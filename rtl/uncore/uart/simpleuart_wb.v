==> flow/design.v <==
`default_nettype none
module simpleuart #(parameter integer DEFAULT_DIV = 1) (
    input	wire	clk,
    input 	wire	reset,
    output 	wire	ser_tx,
    input  	wire	ser_rx,
    input	wire 	[3:0] 	reg_div_we,
    input	wire 	[31:0] 	reg_div_di,
    output	wire 	[31:0] 	reg_div_do,
    input   wire     		reg_dat_we,
    input   wire      		reg_dat_re,
    input	wire 	[7:0]	reg_dat_di,
    output	wire 	[7:0]	reg_dat_do,
    output  wire 	[7:0]	reg_status
);
    reg [31:0] cfg_divider;
    reg [3:0] recv_state;
    reg [31:0] recv_divcnt;
    reg [7:0] recv_pattern;
    reg [7:0] recv_buf_data;
    reg recv_buf_valid;
    reg [9:0] send_pattern;
    reg [3:0] send_bitcnt;
    reg [31:0] send_divcnt;
    reg send_dummy;
    assign reg_div_do = cfg_divider;
    wire   send_busy = (send_bitcnt != 0);
    assign reg_status = {6'd0, send_busy, recv_buf_valid};
    assign reg_dat_do = recv_buf_data;
    always @(posedge clk) begin
        if (reset) begin
            cfg_divider <= DEFAULT_DIV;
        end else begin
            if (reg_div_we[0]) cfg_divider[ 7: 0] <= reg_div_di[ 7: 0];
            if (reg_div_we[1]) cfg_divider[15: 8] <= reg_div_di[15: 8];
            if (reg_div_we[2]) cfg_divider[23:16] <= reg_div_di[23:16];
            if (reg_div_we[3]) cfg_divider[31:24] <= reg_div_di[31:24];
        end
    end
    always @(posedge clk) begin
        if (reset) begin
            recv_state <= 0;
            recv_divcnt <= 0;
            recv_pattern <= 0;
            recv_buf_data <= 0;
            recv_buf_valid <= 0;
        end else begin
            recv_divcnt <= recv_divcnt + 1;
            if (reg_dat_re)
                recv_buf_valid <= 0;
            case (recv_state)
                0: begin
                    if (!ser_rx)
                        recv_state <= 1;
                    recv_divcnt <= 0;
                end
                1: begin
                    if (2*recv_divcnt > cfg_divider) begin
                        recv_state <= 2;
                        recv_divcnt <= 0;
                    end
                end
                10: begin
                    if (recv_divcnt > cfg_divider) begin
                        recv_buf_data <= recv_pattern;
                        recv_buf_valid <= 1;
                        recv_state <= 0;
                    end
                end
                default: begin
                    if (recv_divcnt > cfg_divider) begin
                        recv_pattern <= {ser_rx, recv_pattern[7:1]};
                        recv_state <= recv_state + 1'b1;
                        recv_divcnt <= 0;
                    end
                end
            endcase
        end
    end
    assign ser_tx = send_pattern[0];
    always @(posedge clk) begin
        if (reg_div_we!=0)
            send_dummy <= 1;
        send_divcnt <= send_divcnt + 1;
        if (reset) begin
            send_pattern <= ~0;
            send_bitcnt <= 0;
            send_divcnt <= 0;
            send_dummy <= 1;
        end else begin
            if (send_dummy && !(send_bitcnt!=0)) begin
                send_pattern <= ~0;
                send_bitcnt <= 15;
                send_divcnt <= 0;
                send_dummy <= 0;
            end else
            if (reg_dat_we && !(send_bitcnt!=0)) begin
                send_pattern <= {1'b1, reg_dat_di[7:0], 1'b0};
                send_bitcnt <= 10;
                send_divcnt <= 0;
            end else
            if (send_divcnt > cfg_divider && (send_bitcnt!=0)) begin
                send_pattern <= {1'b1, send_pattern[9:1]};
                send_bitcnt <= send_bitcnt - 1'b1;
                send_divcnt <= 0;
            end
        end
    end
endmodule
`default_nettype none
module simpleuart_wb
(
    input   wire                    wb_clk_i,
    input   wire                    wb_rst_i,
    input   wire  [2:2]        		wb_adr_i,
    output  wire  [31:0] 	        wb_dat_o,
    input   wire  [31:0] 	       	wb_dat_i  ,
    input   wire 		            wb_we_i,
    input   wire  [3:0] 	        wb_sel_i,
    input   wire                    wb_stb_i,
    output  reg 		            wb_ack_o,
    input   wire                    rx_i,
    output  wire                    tx_o
);
wire [7:0]  reg_status  ;
wire [7:0]  reg_data  ;
wire [31:0] reg_div  ;
wire select_sd_reg = (wb_adr_i == 1'b0);        
wire select_cd_reg = !select_sd_reg;
assign  wb_dat_o    = select_cd_reg ? reg_div : {16'd0, reg_status, reg_data};
wire    [3:0]   reg_div_we   = select_cd_reg ? {4{wb_we_i & wb_stb_i}} & wb_sel_i : 4'b0000;
wire            reg_data_we   = select_sd_reg ? wb_we_i & wb_stb_i & wb_sel_i[0] : 1'b0;
reg reg_data_re   = 0;
always @(posedge wb_clk_i)
    reg_data_re <= select_sd_reg ? !wb_we_i & wb_stb_i  & wb_sel_i[0] : 1'b0;
simpleuart#(
    .DEFAULT_DIV(1)
) 
simpleuart (
    .clk         (wb_clk_i),
    .reset       (wb_rst_i),
    .ser_tx      (tx_o),
    .ser_rx      (rx_i),
    .reg_div_we  (reg_div_we),
    .reg_div_di  (wb_dat_i),
    .reg_div_do  (reg_div),
    .reg_dat_we  (reg_data_we),
    .reg_dat_re  (reg_data_re),
    .reg_dat_di  (wb_dat_i[7:0]),
    .reg_dat_do  (reg_data),
    .reg_status  (reg_status)
);
always @(posedge wb_clk_i) begin
if (wb_rst_i)
    wb_ack_o <= 1'b0;
else
    wb_ack_o <= wb_stb_i & !wb_ack_o;
end
endmodule
* Tool chain data of simpleuart_wb
The steps from the RTL of simpleuart_wb to its reports follow in flow order.
Line numbers count from 1 in the design file above.
Operators: Yosys type, input widths -> output width; for muxes data width and select width s.
Library cell names are shortened.
A cell with - has no value.
- Top module :: simpleuart_wb
- Clock :: wb_clk_i
- Cell library :: sky130hd
- Library corner :: tt_025C_1v80

* After elaboration
Source: Yosys, flattened and elaborated, memories not mapped. Widths are those after wreduce. Registers that Yosys merges into a memory's read port (data or address) are not register bits. Print and check cells do not count. Equal cells are merged and count once.
- Bits in registers :: 133
- Memory bits (writable) :: 0
- Bits in latches :: 0
- Word width x clocked read ports :: 0
- Bits in read-only memories :: 0
- Memories :: 0
- Muxes and demuxes :: 21
- Bitwise operators :: 7
- Eq/ne operators :: 5
- Divide/modulo/power cells :: 0
- Add/sub/neg operators :: 4
- Shifts and indexed selects :: 0
- Reduce/logical cells :: 19
- $mul :: 0
- $lt $le $gt $ge :: 3
** Operators by type and width (count)
- $gt 32x32->1 :: 3
- $pmux 32 s3 :: 1
- $mux 32 :: 3
- $add 32x1->32 const B :: 2
- $mux 4 :: 8
- $mux 9 :: 2
- $pmux 4 s3 :: 1
- $reduce_bool 4->1 :: 2
- $reduce_bool 3->1 :: 2
- $mux 1 :: 6
- $and 1x1->1 :: 5
- $ne 2x1->1 const B :: 2
- $reduce_and 2->1 :: 2
- $reduce_bool 2->1 :: 2
- $add 4x1->4 const B :: 1
- $sub 4x1->4 const B :: 1
- $eq 4x1->1 const B :: 1
- $eq 4x4->1 const B :: 1
- $and 4x4->4 :: 1
- $logic_not 4->1 :: 1
- $reduce_and 4->1 :: 1
- $reduce_or 4->1 :: 1
- $logic_and 1x1->1 :: 3
- $logic_not 1->1 :: 3
- $reduce_or 3->1 :: 1
- $ne 2x2->1 const B :: 1
- $reduce_or 2->1 :: 1
- $not 1->1 :: 1

* Longest topological paths
Depth = most cells in a row (Yosys ltp): at word level without a register or memory, in the mapped netlist without a sequential cell, where the memories' decode and read muxes count.
- Word-level depth :: 6
- ABC_AREA :: 0
- Gate-level depth with buffers :: 11
- Depth with buffers taken out :: 9

* Synthesis result
The flow's flattened synthesis, as Yosys stat reports it; memories are mapped. The netlist is that of the ABC_AREA named above (0 if unset); the other value can give another one.
** Cells by type
- dfxtp_1 :: count 133, area in all 2.66E+03 um^2
- ha_1 :: count 102, area in all 1.28E+03 um^2
- nand2_1 :: count 117, area in all 439.171 um^2
- nor2_1 :: count 113, area in all 424.157 um^2
- a21oi_1 :: count 74, area in all 370.355 um^2
- xor2_1 :: count 40, area in all 350.336 um^2
- nand4_1 :: count 34, area in all 212.704 um^2
- and2_1 :: count 32, area in all 200.192 um^2
- inv_1 :: count 48, area in all 180.173 um^2
- mux2i_1 :: count 18, area in all 180.173 um^2
- xnor2_1 :: count 20, area in all 175.168 um^2
- o21ai_0 :: count 30, area in all 150.144 um^2
- nand3_1 :: count 27, area in all 135.13 um^2
- mux2_2 :: count 9, area in all 101.347 um^2
- nor4_1 :: count 14, area in all 87.584 um^2
- o211ai_1 :: count 11, area in all 82.579 um^2
- and4_1 :: count 9, area in all 78.826 um^2
- buf_6 :: count 7, area in all 78.826 um^2
Other cell types: 44; their cells: 122.
- Area of sequential cells :: 2662.6 um^2
- Flip-flop cells :: 133
- Synthesis area :: 8104.0 um^2
- Standard cells after synthesis :: 960
The figures by module come from a second, unflattened synthesis with its own total; it is not the netlist above.
- Cells (unflattened synthesis) :: 910
- Area (unflattened synthesis) :: 8000.2 um^2
Each row is one instance without its submodules.
** By module
- simpleuart (DEFAULT_DIV=1) :: cells 865, area 7586.0 um^2, times used 1
- simpleuart_wb :: cells 45, area 414.1 um^2, times used 1

* Path before layout
Path of least setup slack by OpenSTA after synthesis, without wires, with an ideal clock, recovery checks aside; 20% of the period is set as input and as output delay. Where synthesis merged equal registers, the netlist keeps one of their names.
- Path type :: register -> register
- From :: reg simpleuart.cfg_divider[23]
- To :: reg simpleuart.send_bitcnt[1]
- Stages on the path :: 10
- Required time :: 2.907 ns
- Library setup time :: 0.123 ns
- Path delay :: 2.357 ns
- Clock period :: 3.03 ns
- Path buffers :: 0
- Time at the first pin :: 0.000 ns
- Slack :: 0.673 ns
- Data arrival time :: 2.234 ns
- Period reached after synthesis :: 2.357 ns
"path delay" is the arrival time less input delay plus setup time.
"stages on the path": output pins that drive a net of the path, with the launching flip-flop's if there is one; two outputs of one cell count as two.
"period reached after synthesis" is the clock period less the worst setup slack; recovery checks do not enter. This is arithmetic on one report: input and output delays are still those of the set period (20% each).
Between the ends stands the longest chain of elaborated cells between them, by number of cells; it is not shown to be the way that was timed. Of several equally long chains one is given.
A line is the first line of the expression or statement that the cell stems from. Yosys adds cells for indexed reads and writes and turns some case tables into memories.
A register here has more assigning lines than the two given.
- Cells stage by stage :: dfxtp_1 > inv_1 > ha_1 > a21oi_1 > o21a_1 > o21ai_0 > a2111oi_4 > nor2_1 > nor4_1 > mux2_1
- Length of the longest elaborated chain :: 5
- Elaborated cells on any way between the ends :: 6
- RTL lines with such cells :: 3
- Classes of those cells :: 1 x compare; 3 x mux; 2 x reduce/logical
** RTL lines, path after synthesis
- from (decl) :: line 16 : reg [31:0] cfg_divider;
- from (assign) :: line 32 : cfg_divider <= DEFAULT_DIV;
- from (assign) :: line 36 : if (reg_div_we[2]) cfg_divider[23:16] <= reg_div_di[23:16];
- $gt 32x32->1 :: line 102 : if (send_divcnt > cfg_divider && (send_bitcnt!=0)) begin
- $logic_and 1x1->1 :: line 102
- $mux 4 :: line 102
- $mux 4 :: line 97 : if (reg_dat_we && !(send_bitcnt!=0)) begin
- $mux 4 :: line 91 : if (send_dummy && !(send_bitcnt!=0)) begin
- to (assign) :: line 93 : send_bitcnt <= 15;
- to (assign) :: line 104 : send_bitcnt <= send_bitcnt - 1'b1;
- to (decl) :: line 23 : reg [3:0] send_bitcnt;

* Worst path after layout
Path of least setup slack in the final report of flow run A (OpenROAD, finished layout, wires in). Where an end is a register, its clock arrival counts in the times.
- Path type :: input -> output
- From :: in wb_adr_i[2]
- To :: out wb_dat_o[29]
- Slack :: 0.59 ns
- Data arrival time :: 2.97 ns
- Required time :: 3.57 ns
- Stages on the path :: 4
- Time at the first pin :: 0.89 ns
- External output delay :: 0.89 ns
- Clock period :: 4.46 ns
- External input delay :: 0.89 ns
- Path buffers :: 3
Between the ends stands the longest chain of elaborated cells between them, by number of cells; it is not shown to be the way that was timed. Of several equally long chains one is given.
- Cells stage by stage :: clkdlybuf4s50_1 > buf_4 > and2_1 > clkdlybuf4s50_1
- Length of the longest elaborated chain :: 1
- Elaborated cells on any way between the ends :: 1
- RTL lines with such cells :: 1
- Classes of those cells :: 1 x mux
** RTL lines, path post-layout
- from (decl) :: line 115 : input wire [2:2] wb_adr_i,
- $mux 32 :: line 130 : assign  wb_dat_o    = select_cd_reg ? reg_div : {16'd0, reg_status, reg_data};
- to (decl) :: line 116 : output wire [31:0] wb_dat_o,

Below are 2 stored runs of the flow (Yosys, OpenROAD; platform sky130hd) on simpleuart_wb, each with its settings and what was measured, unordered. Constraints: input delay and output delay 20% of the set period each, output load 0.01 pF.
"clock period achieved" is the run's clock period less its worst setup slack. It is reckoned from that one timing run; input and output delays stay at 20% of the period that was set.
By "critical setup path time" is meant the share of the clock period that the worst setup path is allowed (20% is reserved at inputs, 20% at outputs), minus its slack. Clock arrival times at its registers enter into it.
"power consumption": no workload was simulated; the value follows from the tool's default switching activity.

** Flow run A
- Settings :: period_ns=4.46; CORE_UTILIZATION=47; SETUP_SLACK_MARGIN=-0.14; PLACE_DENSITY_LB_ADDON=0.05; TNS_END_PERCENT=100; ABC_AREA=0; CTS_CLUSTER_SIZE=29; SLEW_MARGIN=10; CAP_MARGIN=20; CORE_MARGIN=2
- Critical setup path time :: 2.08 ns
- Worst setup path type :: input -> output
- Worst setup slack after layout :: 0.595 ns
- Die outline area :: 18308.8 um^2
- Synthesized cell area :: 8104.0 um^2
- Power consumption :: 3.401 mW
- Final utilization :: 56.0 %
- Clock period achieved :: 3.865 ns
- Summed negative setup slack :: 0.000 ns

** Flow run B
- Settings :: period_ns=2.79; CORE_UTILIZATION=45; SETUP_SLACK_MARGIN=0.32; PLACE_DENSITY_LB_ADDON=0.21; HOLD_SLACK_MARGIN=0.17; CELL_PAD_IN_SITES_GLOBAL_PLACEMENT=2; CELL_PAD_IN_SITES_DETAIL_PLACEMENT=0; ABC_AREA=0; GPL_TIMING_DRIVEN=0; CTS_CLUSTER_DIAMETER=338; SLEW_MARGIN=35; MAX_ROUTING_LAYER=met4; CAP_MARGIN=20; CORE_MARGIN=2
- Critical setup path time :: 2.55 ns
- Worst setup path type :: register -> register
- Worst setup slack after layout :: 0.236 ns
- Die outline area :: 19097.9 um^2
- Synthesized cell area :: 8104.0 um^2
- Power consumption :: 6.417 mW
- Final utilization :: 60.6 %
- Clock period achieved :: 2.554 ns
- Summed negative setup slack :: 0.000 ns

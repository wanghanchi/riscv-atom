==> flow/design.v <==
`default_nettype none
module IOBuf
(
    input   wire    dir_i,       
    input   wire    bit_i,       
    output  wire    bit_o,       
    inout   wire    pin_io       
);
    assign pin_io = (dir_i == 1'b1) ? 1'bz : bit_i;
    assign bit_o = pin_io;
endmodule
`default_nettype none
module GPIO_old
(
    input   wire            wb_clk_i,
    input   wire            wb_rst_i,
    output  reg     [31:0]  wb_dat_o,
    input   wire    [31:0]  wb_dat_i,
    input   wire            wb_we_i,
    input   wire    [3:0]   wb_sel_i,
    input   wire            wb_stb_i,
    output  reg             wb_ack_o,
    inout  wire    [15:0]   gpio_io
);
always @(posedge wb_clk_i) begin
  if (wb_rst_i)
    wb_ack_o <= 1'b0;
  else
    wb_ack_o <= wb_stb_i & !wb_ack_o;
end
wire    [3:0]   we  = {4{wb_we_i & wb_stb_i}} & wb_sel_i;
wire    [15:0]   gpio_read_val;
reg     [15:0]   gpio_state = 16'h0000;
reg     [15:0]   gpio_direction = 16'h0000;
genvar i;
generate for(i=0; i<16; i=i+1) begin: bufs
    IOBuf io
    (
        .dir_i  (gpio_direction[i]),
        .bit_i  (gpio_state[i]),
        .bit_o  (gpio_read_val[i]),
        .pin_io (gpio_io[i])
    );
end
endgenerate
always @(posedge wb_clk_i) begin
    if(wb_rst_i) begin
        gpio_state <= 16'h0000;
        gpio_direction <= 16'h0000;
    end
    else begin
        if (we[0]) gpio_state[7:0]      <= wb_dat_i[7:0];
        if (we[1]) gpio_state[15:8]     <= wb_dat_i[15:8];
        if (we[2]) gpio_direction[7:0]  <= wb_dat_i[23:16];
        if (we[3]) gpio_direction[15:8] <= wb_dat_i[31:24];
    end
    wb_dat_o <= {gpio_direction, gpio_read_val};
end
endmodule
Reports on GPIO_old
The steps from the RTL of GPIO_old to its reports follow in flow order.
Line numbers count from 1 in the design file above.
Operators carry their Yosys type and port widths (W data, S select, Z words).
Cell names lack the library's common part.
{"block": "inputs", "top": "GPIO_old", "clock_port": "wb_clk_i", "library": "sky130hd", "lib_corner": "tt_025C_1v80"}

Elaborated design
Yosys after proc, flatten, opt, wreduce and memory -nomap, before mapping. Enables and synchronous resets that opt folds into registers are not counted as muxes. Memory bits, and registers merged into a memory's read port (data or address), are not among the register bits. Print and check cells are not counted. Equal cells are merged and count once.
{"block": "op_classes", "logic": 3, "reduce_logical": 1, "muxes": 16}
{"block": "ops", "cell": "$mux W1", "count": 16}
{"block": "ops", "cell": "$and A4 B4 Y4", "count": 1}
{"block": "ops", "cell": "$and A1 B1 Y1", "count": 2}
{"block": "ops", "cell": "$logic_not A1 Y1", "count": 1}
{"block": "bits", "inputBits": 40, "out_inout_bits": 49, "regBits": 65, "word_cells": 26}

Depth
Yosys ltp: most cells in a row. Word level: on the elaborated netlist, between registers, memories and ports. Mapped: between sequential cells and ports; inverters and the memories' decode and read muxes count.
{"block": "logic_depth", "word_depth": 2, "abc_area": 0, "depth_mapped": 4, "ltp_nobuf": 2}

Synthesis result
Yosys stat after the flow's synthesis: flattened, memories mapped to cells. It holds for the ABC_AREA given above (unset counts as 0); a run with the other value may have another netlist.
The area totals of this step are shown rounded.
{"block": "types", "cell": "dfxtp_1", "count": 65, "area_total_um2": 1.3E+03}
{"block": "types", "cell": "nand2b_1", "count": 58, "area_total_um2": 362.848}
{"block": "types", "cell": "mux2i_1", "count": 32, "area_total_um2": 320.307}
{"block": "types", "cell": "buf_6", "count": 10, "area_total_um2": 112.608}
{"block": "types", "cell": "nand2b_2", "count": 5, "area_total_um2": 43.792}
{"block": "types", "cell": "and3_1", "count": 4, "area_total_um2": 25.024}
{"block": "types", "cell": "nand2b_4", "count": 1, "area_total_um2": 13.763}
{"block": "types", "cell": "nor3b_1", "count": 1, "area_total_um2": 7.507}
{"block": "types", "cell": "buf_2", "count": 1, "area_total_um2": 5.005}
{"block": "mapped", "ffs": 65, "seq_area_um2": 1300, "stdcells": 177, "mapped_area_um2": 2190, "buf_cells": 11}
The figures by module come from a second, unflattened synthesis with its own total; it is not the netlist above.
{"block": "unflattened", "hier_cells": 209, "hier_area_um2": 2670}
Rows give one instance, submodules left out.
{"block": "modules", "mod": "GPIO_old", "mod_seq_area_um2": 1300, "cells": 177, "mod_area_um2": 2420, "instances": 1}
{"block": "modules", "mod": "IOBuf", "mod_seq_area_um2": 0.0, "cells": 2, "mod_area_um2": 15.0, "instances": 16}

Path before layout
Path of least setup slack by OpenSTA after synthesis, without wires, with an ideal clock, recovery checks aside; 20% of the period is set as input and as output delay. Where synthesis merged equal registers, the netlist keeps one of their names.
{"block": "synth_path", "path_kind": "input-to-reg", "startpoint": "input port wb_rst_i", "endpoint": "register gpio_direction[0]", "slack_ns": 0.129, "stages": 4, "n_path_buf": 2, "tclk_ns": 0.827, "path_delay_ns": 0.533, "arrival_ns": 0.626, "launch_ns": 0.165, "period_less_setup_slack_ns": 0.698}
"path_delay_ns" is the arrival time less input delay plus setup time.
"stages": output pins that drive a net of the path, with the launching flip-flop's if there is one; two outputs of one cell count as two.
"period_less_setup_slack_ns" = period - worst setup slack (recovery checks aside). The figure is calculated, with input and output delays left at 20% of the set period.
{"block": "synth_between", "cell_sequence": "buf_6 buf_6 nand2b_1 mux2i_1"}
{"block": "synth_rtl", "item": "from (decl)", "line_no": 16, "text": "input   wire            wb_rst_i,"}
{"block": "synth_rtl", "item": "to (assign)", "line_no": 49, "text": "gpio_direction <= 16'h0000;"}
{"block": "synth_rtl", "item": "to (assign)", "line_no": 54, "text": "if (we[2]) gpio_direction[7:0]  <= wb_dat_i[23:16];"}
{"block": "synth_rtl", "item": "to (decl)", "line_no": 34, "text": "reg     [15:0]   gpio_direction = 16'h0000;"}
No chain of elaborated cells between the ends is given.

Worst path after layout
Path of least setup slack in the final report of run 2 (OpenROAD, finished layout, wires in). Where an end is a register, its clock arrival counts in the times.
{"block": "layout_path", "path_kind": "reg-to-output", "startpoint": "register wb_ack_o", "endpoint": "output port wb_ack_o", "tclk_ns": 0.449, "launch_ns": 0.33, "slack_ns": -0.41, "n_path_buf": 1, "stages": 2, "arrival_ns": 0.77}
{"block": "layout_between", "cell_sequence": "dfxtp_2 buf_6", "elab_chain_cells": 0, "cone_cells": 0, "cone_lines": 0}
{"block": "layout_rtl", "item": "from (decl)", "line_no": 22, "text": "output  reg             wb_ack_o,"}
{"block": "layout_rtl", "item": "from (assign)", "line_no": 27, "text": "wb_ack_o <= 1'b0;"}
{"block": "layout_rtl", "item": "from (assign)", "line_no": 29, "text": "wb_ack_o <= wb_stb_i & !wb_ack_o;"}
{"block": "layout_rtl", "item": "to (decl)", "line_no": 22}

Hand-over note for GPIO_old

Record of 2 stored runs of the RTL-to-layout flow on GPIO_old, platform sky130hd. The runs are unordered. Constraints: input delay and output delay 20% of the set period each, output load 0.01 pF.
By "period_less_ws_ns" is meant the clock period of the run minus its worst setup slack. This is arithmetic on one report: input and output delays are still those of the set period (20% each).
"worstPathTime_ns" is the time allowed to the run's worst setup path (the clock period less input and output delay, where it has them) less its slack. Clock arrival times count: a late capture clock shortens it, a late launch clock lengthens it.
"final_power_w": no workload was simulated; the value follows from the tool's default switching activity.
The results are shown rounded.

{"run": "run 1", "settings": { "period_ns": 0.468, "CORE_UTILIZATION": 69, "SETUP_SLACK_MARGIN": 0.01, "PLACE_DENSITY": 0.91, "HOLD_SLACK_MARGIN": 0.02, "GPL_ROUTABILITY_DRIVEN": 1, "CTS_CLUSTER_SIZE": 13, "SLEW_MARGIN": 5, "CAP_MARGIN": 20, "CORE_MARGIN": 2 }, "outcome": "unfinished; error GPL-0301 in placement"}
{"run": "run 2", "settings": { "period_ns": 0.449, "CORE_UTILIZATION": 20, "PLACE_DENSITY_LB_ADDON": 0.15, "HOLD_SLACK_MARGIN": 0.2, "CORE_MARGIN": 5, "CELL_PAD_IN_SITES_GLOBAL_PLACEMENT": 1, "CELL_PAD_IN_SITES_DETAIL_PLACEMENT": 1, "GPL_TIMING_DRIVEN": 0, "GPL_ROUTABILITY_DRIVEN": 0, "CAP_MARGIN": 15, "SLEW_MARGIN": 15, "MIN_ROUTING_LAYER": "met2" }, "results": { "synth_area_um2": 2190, "die_footprint_um2": 13200, "cell_area_final_um2": 3620, "post_route_util_pct": 33.5, "fin_ws_ns": -0.413, "fin_tns_ns": -26.9, "final_hold_ws_ns": -0.227, "final_power_w": 0.013, "period_less_ws_ns": 0.862, "worstPathTime_ns": 0.77, "worst_setup_path_type": "reg-to-output" }}

End of note.
